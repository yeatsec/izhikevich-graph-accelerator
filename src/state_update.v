==> flow/design.v <==
module fixed_adder2 (a, b, sub, sum);
	parameter numwidth = 16;
	input [numwidth:0] a, b;
	input sub;
	output [numwidth:0] sum;
	wire sub;
	wire [numwidth:0] a, b;
	wire [numwidth:0] sum;
	assign sum = sub ? ((a[numwidth] != b[numwidth]) ? 
							{a[numwidth], a[numwidth-1:0] + b[numwidth-1:0]} : 
							(((b[numwidth-1:0] > a[numwidth-1:0]) && (a[numwidth] == b[numwidth])) ? 
								{~a[numwidth], ~a[numwidth-1:0] + b[numwidth-1:0] + 1'b1} : 
							(((a[numwidth-1:0] > b[numwidth-1:0]) && (a[numwidth] == b[numwidth])) ? 
								{a[numwidth], a[numwidth-1:0] + ~b[numwidth-1:0] + 1'b1} : 
								0))) : 
						(((a[numwidth] == b[numwidth])) ? 
							{a[numwidth], a[numwidth-1:0] + b[numwidth-1:0]} : 
							(((a[numwidth-1:0] > b[numwidth-1:0]) && (a[numwidth] != b[numwidth])) ? 
								{a[numwidth], a[numwidth-1:0] + ~b[numwidth-1:0] + 1'b1} : 
								(((b[numwidth-1:0] > a[numwidth-1:0]) && (a[numwidth] != b[numwidth])) ? 
									{b[numwidth], ~a[numwidth-1:0] + b[numwidth-1:0] + 1'b1} : 
									0)));
endmodule
module fixed_mult(a, b, ab);  
    input [16:0] a, b;
    output [16:0] ab;
    wire [16:0] a, b;
    wire [16:0] ab;
    wire[31:0] multresult;
    assign multresult = a[15:0] * b[15:0];  
    assign ab[15:0] = multresult[23:8];  
    assign ab[16] = a[16] ^ b[16];  
endmodule
module izhikevich (clk, a, b, c, d, v, u, i, v_prime, u_prime, fired);
output [16:0] v_prime, u_prime;
output fired;
input clk;
input [16:0] a, b, c, d, v, u, i;
wire clk;
wire [16:0] a, b, c, d, v, u, i;
reg [16:0] v_prime, u_prime;
reg fired;
wire [16:0] new_v, new_u, new_u2, mult1, mult2, mult3, mult4, mult5, inter, add1, add2, add3, add4;
fixed_mult U1(17'b0_0000_0000_0000_1010,v,mult1);
fixed_mult U2(mult1,v,mult2);
fixed_mult U3(17'b0_0000_0101_0000_0000,v,mult3);  
fixed_adder2 U6(mult2, mult3, 1'b0, add1);
fixed_adder2 U7(add1, 17'b0_1000_1100_0000_0000, 1'b0, add2);
fixed_adder2 U8(add2, u, 1'b1, add3);
fixed_adder2 U9(add3, i, 1'b0, add4);
fixed_adder2 U11(add4, v, 1'b0, new_v);
fixed_mult U4(b,v,mult4);
fixed_adder2 U10(mult4, u, 1'b1, inter);
fixed_mult U5(a,inter,mult5);
fixed_adder2 U12(mult5, u, 1'b0, new_u);
fixed_adder2 U13(u, d, 1'b0, new_u2);
always @ (posedge clk) begin
	if ((new_v[15:0] >= 16'b0001_1110_0000_0000) && (new_v[16] == 1'b0)) begin
		v_prime <= c;
		u_prime <= new_u2;
		fired <= 1'b1;
	end
	else begin
		v_prime <= new_v;
		u_prime <= new_u;
		fired <= 1'b0;
	end
	if ((new_v[15:0] >= 16'b0011_0010_0000_0000) && (new_v[16] == 1'b1))
		v_prime <= 17'b1_0011_0010_0000_0000;
end
endmodule
module state_update(clk, i_in, v_out, u_out, fired_out);
input clk;
input [16:0] i_in;
output fired_out;
output [16:0] v_out, u_out;
wire clk;
wire [16:0] i_in;
reg fired_out;
reg [16:0] v_out, u_out;
wire [16:0] v_inter, u_inter, v_in, u_in;  
wire fire_inter;  
initial begin
	v_out = 17'b1_0011_0000_0000_0000;
	u_out = 17'b0_0000_0010_0000_0000;
end
izhikevich U1(clk, 17'b0_0000_0000_0000_0101, 17'b0_0000_0000_0011_0011, 17'b1_0011_0000_0000_0000, 17'b0_0000_0010_0000_0000, v_in, u_in, i_in, v_inter, u_inter, fire_inter);
assign v_in = v_out;
assign u_in = u_out;
always @(posedge clk) begin
	#1 fired_out <= fire_inter;
	#1 v_out <= v_inter;
	#1 u_out <= u_inter;
end
endmodule
# Reports on state_update
# The steps from the RTL of state_update to its reports follow in flow order.
# Lines are those of the file above, counted from 1.
# Operators carry their Yosys type and port widths (W data, S select, Z words).
setup:
  top: "state_update"
  clock: "clk"
  lib: "sky130hd"
  corner: "tt_025C_1v80"

# Word-level counts
# Counts by Yosys on the flattened word-level netlist (proc, flatten, opt, wreduce; memories kept). Register bits leave out memories and registers merged into their read ports (data or address). Print and check cells are left out.
bits:
  in_bits: 18
  out_inout_bits: 35
  ff_bits: 70
  wordCells: 140
classes:
  logic: 14
  compare: 18
  mul: 5
  reduce_and_logical: 19
  n_mux: 27
  eq_ne: 10
  n_addsub: 40
op_table:
  columns: ["op", "n"]
  rows:
  - ["$mux W17", 23]
  - ["$mul A16 B16 Y24", 1]
  - ["$add A16 B16 Y16", 18]
  - ["$add A16 B1 Y16 const B", 16]
  - ["$gt A16 B16 Y1", 12]
  - ["$not A16 Y16", 11]
  - ["$mul A6 B16 Y22 const A", 1]
  - ["$mul A3 B16 Y19 const A", 2]
  - ["$add A16 B16 Y16 const B", 3]
  - ["$mul A3 B16 Y16 const A", 1]
  - ["$add A16 B10 Y16 const B", 2]
  - ["$mux W16", 2]
  - ["$logic_and A1 B1 Y1", 18]
  - ["$gt A10 B16 Y1 const A", 1]
  - ["$gt A16 B10 Y1 const B", 1]
  - ["$ge A16 B13 Y1 const B", 1]
  - ["$ge A16 B14 Y1 const B", 1]
  - ["$add A16 B15 Y16 const B", 1]
  - ["$gt A16 B16 Y1 const A", 1]
  - ["$gt A16 B16 Y1 const B", 1]
  - ["$mux W10", 1]
  - ["$eq A1 B1 Y1", 5]
  - ["$ne A1 B1 Y1", 5]
  - ["$not A1 Y1", 3]
  - ["$reduce_or A2 Y1", 1]
  - ["$mux W1", 1]

# Depth
# Longest topological path by Yosys (ltp), each cell counted once; first at word level (registers and memories cut), then after technology mapping (sequential cells cut; the memories' decode and read muxes count).
logic_depth:
  word_depth: 34
  ABC_AREA: 0
  depth_mapped: 108
  depth_no_buf: 102

# Synthesis result
# Source: synth_stat.txt of the flow (Yosys; design flattened, memories mapped). It holds for the ABC_AREA given above (unset counts as 0); a run with the other value may have another netlist.
mapped:
  buf_cells: 136
  cell_count: 3298
  sequential_area_mm2: 0.0014013
  yosys_area_mm2: 0.0246699
  ff_cells: 70
by_type:
  columns: ["cell_type", "n", "type_area_um2"]
  rows:
  - ["sky130_fd_sc_hd__ha_1", 417, 5.22E+03]
  - ["sky130_fd_sc_hd__fa_1", 176, 3.52E+03]
  - ["sky130_fd_sc_hd__inv_1", 473, 1.78E+03]
  - ["sky130_fd_sc_hd__a21oi_1", 292, 1.46E+03]
  - ["sky130_fd_sc_hd__dfxtp_1", 70, 1.4E+03]
  - ["sky130_fd_sc_hd__nand2_1", 288, 1.08E+03]
  - ["sky130_fd_sc_hd__xnor2_1", 112, 980.941]
  - ["sky130_fd_sc_hd__nor2_1", 259, 972.182]
  - ["sky130_fd_sc_hd__o21ai_0", 154, 770.739]
  - ["sky130_fd_sc_hd__o21bai_1", 93, 698.17]
  - ["sky130_fd_sc_hd__a21o_1", 74, 555.533]
  - ["sky130_fd_sc_hd__clkbuf_1", 118, 442.925]
  - ["sky130_fd_sc_hd__nor3_1", 61, 305.293]
  - ["sky130_fd_sc_hd__nand3_1", 59, 295.283]
  - ["sky130_fd_sc_hd__and2_1", 42, 262.752]
  - ["sky130_fd_sc_hd__a221o_1", 26, 260.25]
  - ["sky130_fd_sc_hd__xor2_1", 28, 245.235]
  - ["sky130_fd_sc_hd__mux2i_1", 24, 240.23]
# Other cell types: 86; their cells: 532.
# The figures by module come from a second, unflattened synthesis with its own total; it is not the netlist above.
unflattened:
  hier_cells: 7036
  hier_area_mm2: 0.0565092
# Each row is one instance without its submodules.
by_module:
  columns: ["mod", "area_mm2", "cells", "mod_seq_area_mm2", "instances"]
  rows:
  - ["fixed_mult", 0.0068316, 783, 0, 5]
  - ["fixed_adder2", 0.0025287, 371, 0, 8]
  - ["izhikevich", 0.0014139, 116, 0.0007007, 1]
  - ["state_update", 0.0007082, 37, 0.0007007, 1]

# Path before layout
# Path of least setup slack by OpenSTA after synthesis, without wires, with an ideal clock, recovery checks aside; 20% of the period is set as input and as output delay. Where synthesis merged equal registers, the netlist keeps one of their names.
synth_timing:
  path_kind: "reg-to-reg"
  from: "register v_out[1]"
  to: "register U1.v_prime[10]"
  required_time_ps: 25421
  path_slack_ps: 4686
  path_delay_ps: 20813
  t_first_pin_ps: 0
  stages: 101
  clock_period_ps: 25500
  path_buffers: 11
  setup_time_ps: 79
  arrival_time_ps: 20734
  synth_period_reached_ps: 20814
# "path_delay_ps" is the arrival time less input delay plus setup time.
# "stages": output pins that drive a net of the path, with the launching flip-flop's if there is one; two outputs of one cell count as two.
# "synth_period_reached_ps" = period - worst setup slack (recovery checks aside). The figure is calculated, with input and output delays left at 20% of the set period.
# The rows between start and end are the longest chain of elaborated cells between them; the timing report does not say that the signal goes this way. Where chains are equally long, one stands for them.
# Each line given opens the expression or statement behind the cell; cells for indexed reads and writes are added by Yosys, which also makes memories of some case tables.
# A register here has more assigning lines than the two given.
synth_via:
  cell_sequence: "sky130_fd_sc_hd__dfxtp_1 > sky130_fd_sc_hd__ha_1 > sky130_fd_sc_hd__ha_1 > sky130_fd_sc_hd__inv_1 > sky130_fd_sc_hd__fa_1 > sky130_fd_sc_hd__nor2b_1 > sky130_fd_sc_hd__o21ai_0 > sky130_fd_sc_hd__a21boi_0 > sky130_fd_sc_hd__o21ai_0 > sky130_fd_sc_hd__a21boi_0 > sky130_fd_sc_hd__o21ai_0 > sky130_fd_sc_hd__a21boi_0 > sky130_fd_sc_hd__o21ai_0 > sky130_fd_sc_hd__a21oi_1 > sky130_fd_sc_hd__a21o_1 > sky130_fd_sc_hd__a21oi_1 > sky130_fd_sc_hd__xnor2_1 > sky130_fd_sc_hd__clkbuf_1 > (+65 left out) > sky130_fd_sc_hd__mux2_2 > sky130_fd_sc_hd__a22o_1 > sky130_fd_sc_hd__o21a_1 > sky130_fd_sc_hd__ha_1 > sky130_fd_sc_hd__clkbuf_1 > sky130_fd_sc_hd__inv_1 > sky130_fd_sc_hd__a221o_1 > sky130_fd_sc_hd__a211oi_1 > sky130_fd_sc_hd__o31ai_1 > sky130_fd_sc_hd__or2_2 > sky130_fd_sc_hd__o311a_1 > sky130_fd_sc_hd__a31oi_1 > sky130_fd_sc_hd__nand2_1 > sky130_fd_sc_hd__mux2_2 > sky130_fd_sc_hd__a41oi_1 > sky130_fd_sc_hd__a211oi_2 > sky130_fd_sc_hd__buf_6 > sky130_fd_sc_hd__a211oi_2"
  elab_chain_cells: 34
  cells_between: 83
  classes_between: "add/sub (25); mul (3); compare (12); eq/ne (6); mux (15); logic (9); reduce/logical (13)"
synth_lines:
  columns: ["item", "line_no", "source"]
  rows:
  - ["start, declared", 76, "output [16:0] v_out, u_out;"]
  - ["start, assigned", 92, "#1 v_out <= v_inter;"]
  - ["$mul A3 B16 Y19", 30, "assign multresult = a[15:0] * b[15:0];"]
  - ["$mul A16 B16 Y24", 30, null]
  - ["$not A16 Y16", 21, "{b[numwidth], ~a[numwidth-1:0] + b[numwidth-1:0] + 1'b1} :"]
  - ["$add A16 B16 Y16", 21, null]
  - ["$add A16 B1 Y16", 21, null]
  - ["$mux W17", 20, "(((b[numwidth-1:0] > a[numwidth-1:0]) && (a[numwidth] != b[numwidth])) ?"]
  - ["$mux W17", 18, "(((a[numwidth-1:0] > b[numwidth-1:0]) && (a[numwidth] != b[numwidth])) ?"]
  - ["(+20 left out)", null, null]
  - ["$add A16 B1 Y16", 21, null]
  - ["$mux W17", 20, null]
  - ["$mux W17", 18, null]
  - ["$mux W17", 16, "(((a[numwidth] == b[numwidth])) ?"]
  - ["$ge A16 B14 Y1", 68, "if ((new_v[15:0] >= 16'b0011_0010_0000_0000) && (new_v[16] == 1'b1))"]
  - ["$logic_and A1 B1 Y1", 68, null]
  - ["$reduce_or A2 Y1", null, null]
  - ["end, assigned", 59, "v_prime <= c;"]
  - ["end, assigned", 64, "v_prime <= new_v;"]
  - ["end, declared", 35, "output [16:0] v_prime, u_prime;"]

# Path in the finished layout
# From the final timing report of job 1: the path of least setup slack in the routed layout; clock arrival at registers is part of the times.
# The path's times are printed in steps of 10 ps; the period is the one set.
layout_timing:
  path_kind: "reg-to-reg"
  from: "register v_out[2]"
  to: "register U1.v_prime[1]"
  stages: 98
  t_first_pin_ps: 410
  path_slack_ps: 3810
  required_time_ps: 28330
  path_buffers: 4
  setup_time_ps: 80
  arrival_time_ps: 24510
  clock_period_ps: 28000
# The rows between start and end are the longest chain of elaborated cells between them; the timing report does not say that the signal goes this way. Where chains are equally long, one stands for them.
# A register here has more assigning lines than the two given.
layout_via:
  cell_sequence: "sky130_fd_sc_hd__dfxtp_1 > sky130_fd_sc_hd__buf_4 > sky130_fd_sc_hd__ha_1 > sky130_fd_sc_hd__ha_1 > sky130_fd_sc_hd__a21o_1 > sky130_fd_sc_hd__a21oi_1 > sky130_fd_sc_hd__o21ai_0 > sky130_fd_sc_hd__a21oi_1 > sky130_fd_sc_hd__o21ai_0 > sky130_fd_sc_hd__a21oi_1 > sky130_fd_sc_hd__nand2b_1 > sky130_fd_sc_hd__a21boi_0 > sky130_fd_sc_hd__o21a_1 > sky130_fd_sc_hd__o21a_1 > sky130_fd_sc_hd__nor2_1 > sky130_fd_sc_hd__xnor2_1 > sky130_fd_sc_hd__buf_4 > sky130_fd_sc_hd__clkinv_1 > (+62 left out) > sky130_fd_sc_hd__buf_4 > sky130_fd_sc_hd__a211oi_1 > sky130_fd_sc_hd__o311ai_1 > sky130_fd_sc_hd__a221oi_1 > sky130_fd_sc_hd__xnor2_1 > sky130_fd_sc_hd__a22o_1 > sky130_fd_sc_hd__ha_1 > sky130_fd_sc_hd__nand3_1 > sky130_fd_sc_hd__nor4_1 > sky130_fd_sc_hd__nor2_1 > sky130_fd_sc_hd__nand2_1 > sky130_fd_sc_hd__a31o_2 > sky130_fd_sc_hd__nor2_1 > sky130_fd_sc_hd__mux2_2 > sky130_fd_sc_hd__a41oi_1 > sky130_fd_sc_hd__a211oi_2 > sky130_fd_sc_hd__buf_4 > sky130_fd_sc_hd__a211oi_1"
  elab_chain_cells: 34
  cells_between: 83
  classes_between: "add/sub (25); mul (3); compare (12); eq/ne (6); mux (15); logic (9); reduce/logical (13)"
layout_lines:
  columns: ["item", "line_no", "source"]
  rows:
  - ["start, declared", 76, "output [16:0] v_out, u_out;"]
  - ["start, assigned", 92, "#1 v_out <= v_inter;"]
  - ["$mul A3 B16 Y19", 30, "assign multresult = a[15:0] * b[15:0];"]
  - ["$mul A16 B16 Y24", 30, null]
  - ["$not A16 Y16", 21, "{b[numwidth], ~a[numwidth-1:0] + b[numwidth-1:0] + 1'b1} :"]
  - ["$add A16 B16 Y16", 21, null]
  - ["$add A16 B1 Y16", 21, null]
  - ["$mux W17", 20, "(((b[numwidth-1:0] > a[numwidth-1:0]) && (a[numwidth] != b[numwidth])) ?"]
  - ["$mux W17", 18, "(((a[numwidth-1:0] > b[numwidth-1:0]) && (a[numwidth] != b[numwidth])) ?"]
  - ["(+20 left out)", null, null]
  - ["$add A16 B1 Y16", 21, null]
  - ["$mux W17", 20, null]
  - ["$mux W17", 18, null]
  - ["$mux W17", 16, "(((a[numwidth] == b[numwidth])) ?"]
  - ["$ge A16 B14 Y1", 68, "if ((new_v[15:0] >= 16'b0011_0010_0000_0000) && (new_v[16] == 1'b1))"]
  - ["$logic_and A1 B1 Y1", 68, null]
  - ["$reduce_or A2 Y1", null, null]
  - ["end, assigned", 59, "v_prime <= c;"]
  - ["end, assigned", 64, "v_prime <= new_v;"]
  - ["end, declared", 35, "output [16:0] v_prime, u_prime;"]

Design state_update on sky130hd. What follows are 2 stored runs of the flow, each under its own settings; their order means nothing. The constraints put input and output delay at 20% of the set period each and load the outputs with 0.01 pF.
"period_less_ws_ps" = clock period - worst setup slack. The figure is calculated, with input and output delays left at 20% of the set period.

--- job 1 ---
==> flow/run.sh <==
#!/bin/bash
# the make line also repeats the synthesis and layout settings of config.mk as NAME=value (left out here)
make -C /OpenROAD-flow-scripts/flow DESIGN_CONFIG=/design/flow/config.mk WORK_HOME=/design/flow/orfs CLKGATE_MAP_FILE= finish
==> flow/config.mk <==
export PLATFORM = sky130hd
export DESIGN_NAME = state_update
export DESIGN_NICKNAME = state_update
export VERILOG_FILES = /design/flow/design.v
export SDC_FILE = /design/flow/constraint.sdc
export NUM_CORES = 4
export LEC_CHECK = 0
export CAP_MARGIN = 15
export CORE_MARGIN = 9
export CORE_UTILIZATION = 21
export CTS_CLUSTER_SIZE = 81
export GPL_ROUTABILITY_DRIVEN = 0
export MAX_ROUTING_LAYER = met4
export PLACE_DENSITY_LB_ADDON = 0.15
export SETUP_SLACK_MARGIN = 1.73
export SLEW_MARGIN = 5
==> flow/constraint.sdc <==
create_clock -name core_clock -period 28.0 [get_ports {clk}]
set_input_delay 5.6000 -clock core_clock [delete_from_list [all_inputs] [get_ports {clk}]]
set_output_delay 5.6000 -clock core_clock [all_outputs]
set_load 0.01 [all_outputs]

==> results, as YAML <==
results:
  period_less_ws_ps: 24187
  hold_worst_slack_ps: 324
  post_route_stdcell_area_mm2: 0.0274326
  die_footprint_mm2: 0.130137
  setup_ws_ps: 3813
  ys_area_mm2: 0.0246699
  fin_util_pct: 23.6

--- job 2 ---
==> flow/run.sh <==
#!/bin/bash
# the make line also repeats the synthesis and layout settings of config.mk as NAME=value (left out here)
make -C /OpenROAD-flow-scripts/flow DESIGN_CONFIG=/design/flow/config.mk WORK_HOME=/design/flow/orfs CLKGATE_MAP_FILE= finish
==> flow/config.mk <==
export PLATFORM = sky130hd
export DESIGN_NAME = state_update
export DESIGN_NICKNAME = state_update
export VERILOG_FILES = /design/flow/design.v
export SDC_FILE = /design/flow/constraint.sdc
export NUM_CORES = 4
export LEC_CHECK = 0
export CAP_MARGIN = 20
export CELL_PAD_IN_SITES_GLOBAL_PLACEMENT = 2
export CORE_MARGIN = 8
export CORE_UTILIZATION = 46
export MAX_ROUTING_LAYER = met4
export MIN_ROUTING_LAYER = met1
export PLACE_DENSITY_LB_ADDON = 0.24
export SETUP_SLACK_MARGIN = 4.32
export SLEW_MARGIN = 40
export TNS_END_PERCENT = 100
==> flow/constraint.sdc <==
create_clock -name core_clock -period 23.1 [get_ports {clk}]
set_input_delay 4.6200 -clock core_clock [delete_from_list [all_inputs] [get_ports {clk}]]
set_output_delay 4.6200 -clock core_clock [all_outputs]
set_load 0.01 [all_outputs]

==> results, as YAML <==
results:
  die_footprint_mm2: 0.0612959
  setup_ws_ps: 4233
  ys_area_mm2: 0.0246699
  period_less_ws_ps: 18867
  hold_worst_slack_ps: 322
  fin_util_pct: 57.9
  post_route_stdcell_area_mm2: 0.0309184

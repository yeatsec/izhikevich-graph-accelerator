==> flow/design.v <==
module fixed_adder2 (a, b, sub, sum);
	parameter numwidth = 16;
	input [numwidth:0] a, b;
	input sub;
	output [numwidth:0] sum;
	wire sub;
	wire [numwidth:0] a, b;
	wire [numwidth:0] sum;
	assign sum = sub ? ((a[numwidth] != b[numwidth]) ? 
							{a[numwidth], a[numwidth-1:0] + b[numwidth-1:0]} : 
							(((b[numwidth-1:0] > a[numwidth-1:0]) && (a[numwidth] == b[numwidth])) ? 
								{~a[numwidth], ~a[numwidth-1:0] + b[numwidth-1:0] + 1'b1} : 
							(((a[numwidth-1:0] > b[numwidth-1:0]) && (a[numwidth] == b[numwidth])) ? 
								{a[numwidth], a[numwidth-1:0] + ~b[numwidth-1:0] + 1'b1} : 
								0))) : 
						(((a[numwidth] == b[numwidth])) ? 
							{a[numwidth], a[numwidth-1:0] + b[numwidth-1:0]} : 
							(((a[numwidth-1:0] > b[numwidth-1:0]) && (a[numwidth] != b[numwidth])) ? 
								{a[numwidth], a[numwidth-1:0] + ~b[numwidth-1:0] + 1'b1} : 
								(((b[numwidth-1:0] > a[numwidth-1:0]) && (a[numwidth] != b[numwidth])) ? 
									{b[numwidth], ~a[numwidth-1:0] + b[numwidth-1:0] + 1'b1} : 
									0)));
endmodule
module synaptic_processing_unit(clk, asyn_reset, fifo_empty, weight_in, i_next_in, src_tag_in, req_write_i_next, req_deq, busy, i_next_out, src_tag_out, dst_tag_out, state);
    parameter numneurons = 2;
    parameter numwidth = 16;
    parameter tagbits = 1;
    parameter numstates = 5;
    parameter wait_src = 5'b00001;
    parameter fetch_src = 5'b00010;
    parameter fetch_dst_wgt_inext = 5'b00100;
    parameter add_wgt_inext = 5'b01000;
    parameter write_inext = 5'b10000;
    input clk, asyn_reset, fifo_empty;
    input [numwidth:0] weight_in, i_next_in;
    input [tagbits-1:0] src_tag_in;
    output req_deq, req_write_i_next, busy;
    output [numwidth:0] i_next_out;
    output [tagbits-1:0] src_tag_out, dst_tag_out;
    output [numstates-1:0] state;
    wire clk, asyn_reset, fifo_empty;
    wire [tagbits-1:0] src_tag_in;
    wire [numwidth:0] weight_in, i_next_in, add1;
    reg req_deq, busy, req_write_i_next;
    reg [numwidth:0] i_next_out;
    reg [tagbits-1:0] src_tag_out, dst_tag_out;
    reg [tagbits-1:0] src_tag_reg, dst_tag_reg;
    reg [numwidth:0] cur_i_next, cur_weight, result;
    reg [numstates-1:0] state, state_next;
    fixed_adder2 U1(cur_i_next, cur_weight, 1'b0, add1);
    always @(posedge clk, posedge asyn_reset) begin
        if (asyn_reset) begin
            src_tag_reg <= 0;
            dst_tag_reg <= 0;
            state <= wait_src;
        end
        else begin
            case(state)
                wait_src: begin 
                    dst_tag_reg <= dst_tag_reg;
                    src_tag_reg <= src_tag_reg;
                    cur_i_next <= cur_i_next;
                    cur_weight <= cur_weight;
                    result <= result;
                    busy <= 1'b0;
                    req_deq <= 1'b0;
                    req_write_i_next <= 1'b0;
                    if (!fifo_empty) begin 
                        state_next <= fetch_src;
                    end 
                    else begin
                        state_next <= wait_src;
                    end
                end
                fetch_src: begin
                    state_next <= fetch_dst_wgt_inext;
                    dst_tag_reg <= dst_tag_reg;
                    src_tag_reg <= src_tag_in;  
                    cur_i_next <= cur_i_next;
                    cur_weight <= cur_weight;
                    result <= result;
                    busy <= 1'b1;
                    req_deq <= 1'b1;  
                    req_write_i_next <= 1'b0;
                end
                fetch_dst_wgt_inext: begin
                    state_next <= add_wgt_inext;
                    dst_tag_reg <= dst_tag_reg;
                    src_tag_reg <= src_tag_reg;
                    cur_i_next <= i_next_in;  
                    cur_weight <= weight_in;  
                    result <= result;
                    busy <= 1'b1;	
                    req_deq <= 1'b0;
                    req_write_i_next <= 1'b0;
                end
                add_wgt_inext: begin
                    state_next <= write_inext;
                    dst_tag_reg <= dst_tag_reg;
                    src_tag_reg <= src_tag_reg;
                    cur_i_next <= cur_i_next;
                    cur_weight <= cur_weight;
                    result <= add1;  
                    busy <= 1'b1;
                    req_deq <= 1'b0;
                    req_write_i_next <= 1'b0;
                end
                write_inext: begin
                    dst_tag_reg <= dst_tag_reg + 1;
                    src_tag_reg <= src_tag_reg;
                    cur_i_next <= cur_i_next;
                    cur_weight <= cur_weight;
                    result <= result;
                    busy <= 1'b1;
                    req_deq <= 1'b0;
                    req_write_i_next <= 1'b1;  
                    if (dst_tag_reg == 0) begin  
                        state_next <= wait_src;
                    end 
                    else begin
                        state_next <= fetch_dst_wgt_inext;
                    end
                end
            endcase
            state <= state_next;
            i_next_out <= result;  
            src_tag_out <= src_tag_reg;
            dst_tag_out <= dst_tag_reg;
        end
    end
endmodule
Tool chain data of synaptic_processing_unit
Tool output for the design above, in the order of the flow.
Lines are those of the file above, counted from 1.
Operators carry their Yosys type and port widths (W data, S select, Z words).
Cell names lack the library's common part.
The mark n/a stands for no value.
- top: synaptic_processing_unit
- clock input: clk
- library: sky130hd
- timing corner: tt_025C_1v80

Word level
Yosys after proc, flatten, opt, wreduce and memory -nomap, before mapping. Memory bits, and registers merged into a memory's read port (data or address), are not among the register bits. Print and check cells are not counted. Equal cells are merged and count once.
- register bits at 85
- bits of input ports: 38
- output and inout port bits at 27
- noted cells after elaboration: 55
- $add $sub $neg at 6
- noted order comparisons: 2
- noted equal/unequal tests: 7
- noted multiplexer cells: 9
- bitwise operators at 3
- noted reduce/logical cells: 15
- operators with widths (cell ; number):
    $mux W17 ; 3
    $add A16 B16 Y16 ; 3
    $add A16 B1 Y16 const B ; 2
    $gt A16 B16 Y1 ; 2
    $not A16 Y16 ; 2
    $pmux W5 S5 ; 1
    $reduce_and A2 Y1 ; 6
    $reduce_or A4 Y1 ; 3
    $reduce_bool A2 Y1 ; 3
    $pmux W1 S2 ; 3
    $eq A5 B1 Y1 const B ; 1
    $eq A5 B2 Y1 const B ; 1
    $eq A5 B3 Y1 const B ; 1
    $eq A5 B4 Y1 const B ; 1
    $eq A5 B5 Y1 const B ; 1
    $reduce_bool A5 Y1 ; 1
    $mux W3 ; 1
    $logic_and A1 B1 Y1 ; 2
    $mux W2 ; 1
    $add A1 B1 Y1 const B ; 1
    $eq A1 B1 Y1 ; 1
    $ne A1 B1 Y1 ; 1
    $not A1 Y1 ; 1

Logic depth
Longest topological path by Yosys (ltp), each cell counted once; first at word level (registers and memories cut), then after technology mapping (sequential cells cut; the memories' decode and read muxes count).
- depth after elaboration: 6
- ABC_AREA at 0
- mapped depth at 13
- mapped depth without buffers at 12

After synthesis
Yosys stat after the flow's synthesis: flattened, memories mapped to cells. It holds for the ABC_AREA given above (unset counts as 0); a run with the other value may have another netlist.
The area totals of this step are shown rounded.
- cell types (type ; number ; area in all (sq um)):
    edfxtp_1 ; 78 ; 2.34E+03
    ha_1 ; 46 ; 575.552
    inv_1 ; 50 ; 187.68
    nor2_1 ; 49 ; 183.926
    a21oi_1 ; 34 ; 170.163
    dfrtp_1 ; 6 ; 150.144
    xnor2_1 ; 13 ; 113.859
    o21ai_0 ; 21 ; 105.101
    nor3_1 ; 16 ; 80.077
    a221oi_1 ; 9 ; 78.826
    a21o_1 ; 10 ; 75.072
    o221a_2 ; 6 ; 67.565
    nand2_1 ; 17 ; 63.811
    o22ai_1 ; 10 ; 62.56
    fa_1 ; 3 ; 60.058
    o21bai_1 ; 8 ; 60.058
    nand2b_1 ; 7 ; 43.792
    a221o_1 ; 4 ; 40.038
Not listed: further types 47, cells in them 107.
- standard cells after synthesis: 494
- noted mapped area: 5260 sq um
- area of sequential cells: 2520 sq um
- flip-flops at 85
- buffer cells at 18
The figures by module come from a second, unflattened synthesis with its own total; it is not the netlist above.
- cell total of the unflattened synthesis at 481
- area (unflattened synthesis): 5260 sq um
Rows give one instance, submodules left out.
- by module (module ; instances ; cells ; area (sq um) ; sequential area (sq um)):
    synaptic_processing_unit ; 1 ; 127 ; 2790 ; 2520
    fixed_adder2 ; 1 ; 354 ; 2470 ; 0.0

Path before layout
Path of least setup slack by OpenSTA after synthesis, without wires, with an ideal clock, recovery checks aside; 20% of the period is set as input and as output delay. Where synthesis merged equal registers, the netlist keeps one of their names.
- path type: register to register
- from: register cur_weight[0]
- to: register result[7]
- noted period: 2770 ps
- setup time at 261 ps
- noted time at the first pin: 0 ps
- arrival: 2670 ps
- data required time at 2509 ps
- slack at -160 ps
- path delay at 2931 ps
- noted stages: 14
- noted buffers on the path: 1
- noted synthesis period reached: 2930 ps
"path delay" is the arrival time less input delay plus setup time.
"stages": output pins that drive a net of the path, with the launching flip-flop's if there is one; two outputs of one cell count as two.
"synthesis period reached" = period - worst setup slack (recovery checks aside). The figure is calculated, with input and output delays left at 20% of the set period.
Between the ends stands the longest chain of elaborated cells between them, by number of cells; it is not shown to be the way that was timed. Of several equally long chains one is given.
Each line given opens the expression or statement behind the cell; cells for indexed reads and writes are added by Yosys, which also makes memories of some case tables.
A register here has more assigning lines than the two given.
- path through: edfxtp_1 > inv_1 > ha_1 > inv_1 > fa_1 > a211o_1 > a21oi_1 > o21a_1 > nor3_1 > nor2_2 > nor2b_4 > buf_6 > o2bb2ai_1 > a221o_1
- noted cells in the longest elaborated chain: 5
- elaborated cells on any way between the ends: 13
- those cells by class: add/sub (5); compare (2); mux (3); logic (1); reduce/logical (2)
- RTL lines, path after synthesis (element ; line ; source):
    start: declaration ; 48 ; reg [numwidth:0] cur_i_next, cur_weight, result;
    start: assignment ; 63 ; cur_weight <= cur_weight;
    start: assignment ; 80 ; cur_weight <= cur_weight;
    $add A16 B16 Y16 ; 21 ; {b[numwidth], ~a[numwidth-1:0] + b[numwidth-1:0] + 1'b1} :
    $add A16 B1 Y16 ; 21 ;
    $mux W17 ; 20 ; (((b[numwidth-1:0] > a[numwidth-1:0]) && (a[numwidth] != b[numwidth])) ?
    $mux W17 ; 18 ; (((a[numwidth-1:0] > b[numwidth-1:0]) && (a[numwidth] != b[numwidth])) ?
    $mux W17 ; 16 ; (((a[numwidth] == b[numwidth])) ?
    end: assignment ; 64 ; result <= result;
    end: assignment ; 81 ; result <= result;
    end: declaration ; 48 ;

Path in the finished layout
Path of least setup slack in the final report of entry A (OpenROAD, finished layout, wires in). Where an end is a register, its clock arrival counts in the times.
The path's times are printed in steps of 10 ps; the period is the one set.
- path type: register to register
- from: register cur_weight[2]
- to: register result[15]
- noted period: 3180 ps
- setup time at 250 ps
- noted time at the first pin: 350 ps
- arrival: 3040 ps
- data required time at 3270 ps
- slack at 230 ps
- noted stages: 12
- noted buffers on the path: 1
Between the ends stands the longest chain of elaborated cells between them, by number of cells; it is not shown to be the way that was timed. Of several equally long chains one is given.
A register here has more assigning lines than the two given.
- path through: edfxtp_1 > inv_1 > ha_1 > buf_4 > nand3_1 > o21ba_2 > o31a_1 > a311o_1 > a21o_1 > a21oi_1 > mux2i_1 > o211ai_1
- noted cells in the longest elaborated chain: 5
- elaborated cells on any way between the ends: 13
- those cells by class: add/sub (5); compare (2); mux (3); logic (1); reduce/logical (2)
- RTL lines, path after layout (element ; line ; source):
    start: declaration ; 48 ; reg [numwidth:0] cur_i_next, cur_weight, result;
    start: assignment ; 63 ; cur_weight <= cur_weight;
    start: assignment ; 80 ; cur_weight <= cur_weight;
    $add A16 B16 Y16 ; 21 ; {b[numwidth], ~a[numwidth-1:0] + b[numwidth-1:0] + 1'b1} :
    $add A16 B1 Y16 ; 21 ;
    $mux W17 ; 20 ; (((b[numwidth-1:0] > a[numwidth-1:0]) && (a[numwidth] != b[numwidth])) ?
    $mux W17 ; 18 ; (((a[numwidth-1:0] > b[numwidth-1:0]) && (a[numwidth] != b[numwidth])) ?
    $mux W17 ; 16 ; (((a[numwidth] == b[numwidth])) ?
    end: assignment ; 64 ; result <= result;
    end: assignment ; 81 ; result <= result;
    end: declaration ; 48 ;

==> results <==
synaptic_processing_unit through Yosys and OpenROAD on sky130hd: 2 stored runs, unordered, with their settings and measured results. The constraints put input and output delay at 20% of the set period each and load the outputs with 0.01 pF.
"achieved clock period" means the clock period less the worst setup slack. The figure is calculated, with input and output delays left at 20% of the set period.
"worst path time" is the time allowed to the run's worst setup path (the clock period less input and output delay, where it has them) less its slack. Clock arrival times count: a late capture clock shortens it, a late launch clock lengthens it.
"total power of the final layout" rests on the timing tool's default activity at the inputs, not on a simulated workload.
"worst path time" is given in steps of 10 ps.
Results are given in rounded form.

Entry A

==> flow/run.sh <==
#!/bin/bash
# the make line also repeats the synthesis and layout settings of config.mk as NAME=value (left out here)
make -C /OpenROAD-flow-scripts/flow DESIGN_CONFIG=/design/flow/config.mk WORK_HOME=/design/flow/orfs CLKGATE_MAP_FILE= finish
==> flow/config.mk <==
export PLATFORM = sky130hd
export DESIGN_NAME = synaptic_processing_unit
export DESIGN_NICKNAME = synaptic_processing_unit
export VERILOG_FILES = /design/flow/design.v
export SDC_FILE = /design/flow/constraint.sdc
export NUM_CORES = 4
export LEC_CHECK = 0
export CAP_MARGIN = 20
export CORE_MARGIN = 2
export CORE_UTILIZATION = 40
export SETUP_SLACK_MARGIN = 0.02
export SLEW_MARGIN = 20
==> flow/constraint.sdc <==
create_clock -name core_clock -period 3.18 [get_ports {clk}]
set_input_delay 0.6360 -clock core_clock [delete_from_list [all_inputs] [get_ports {clk}]]
set_output_delay 0.6360 -clock core_clock [all_outputs]
set_load 0.01 [all_outputs]

Measured in entry A:
- noted the setup slack of the worst path: 233 ps
- noted the standard-cell area after routing: 6630 sq um
- noted the total power of the final layout: 2590 µW
- noted the netlist area reported by Yosys: 5260 sq um
- noted the final worst hold slack: 352 ps
- die size at 14100 sq um
- noted the achieved clock period: 2947 ps
- worst path time at 2950 ps
- worst setup path kind: register to register
- total negative slack: 0 ps
- noted the utilization in the final report: 52.1%

Entry B

==> flow/run.sh <==
#!/bin/bash
# the make line also repeats the synthesis and layout settings of config.mk as NAME=value (left out here)
make -C /OpenROAD-flow-scripts/flow DESIGN_CONFIG=/design/flow/config.mk WORK_HOME=/design/flow/orfs CLKGATE_MAP_FILE= finish
==> flow/config.mk <==
export PLATFORM = sky130hd
export DESIGN_NAME = synaptic_processing_unit
export DESIGN_NICKNAME = synaptic_processing_unit
export VERILOG_FILES = /design/flow/design.v
export SDC_FILE = /design/flow/constraint.sdc
export NUM_CORES = 4
export LEC_CHECK = 0
export ABC_AREA = 1
export CAP_MARGIN = 20
export CELL_PAD_IN_SITES_GLOBAL_PLACEMENT = 0
export CORE_ASPECT_RATIO = 0.77
export CORE_MARGIN = 2
export CORE_UTILIZATION = 19
export GPL_ROUTABILITY_DRIVEN = 0
export GPL_TIMING_DRIVEN = 1
export HOLD_SLACK_MARGIN = 0.26
export SETUP_SLACK_MARGIN = 0.31
export SLEW_MARGIN = 20
export TNS_END_PERCENT = 80
==> flow/constraint.sdc <==
create_clock -name core_clock -period 2.18 [get_ports {clk}]
set_input_delay 0.4360 -clock core_clock [delete_from_list [all_inputs] [get_ports {clk}]]
set_output_delay 0.4360 -clock core_clock [all_outputs]
set_load 0.01 [all_outputs]

Measured in entry B:
- noted the setup slack of the worst path: -9 ps
- noted the standard-cell area after routing: 7940 sq um
- noted the total power of the final layout: 3640 µW
- noted the netlist area reported by Yosys: 5970 sq um
- noted the final worst hold slack: 348 ps
- die size at 32900 sq um
- noted the achieved clock period: 2189 ps
- worst path time at 2190 ps
- worst setup path kind: register to register
- total negative slack: -9 ps
- noted the utilization in the final report: 25.9%
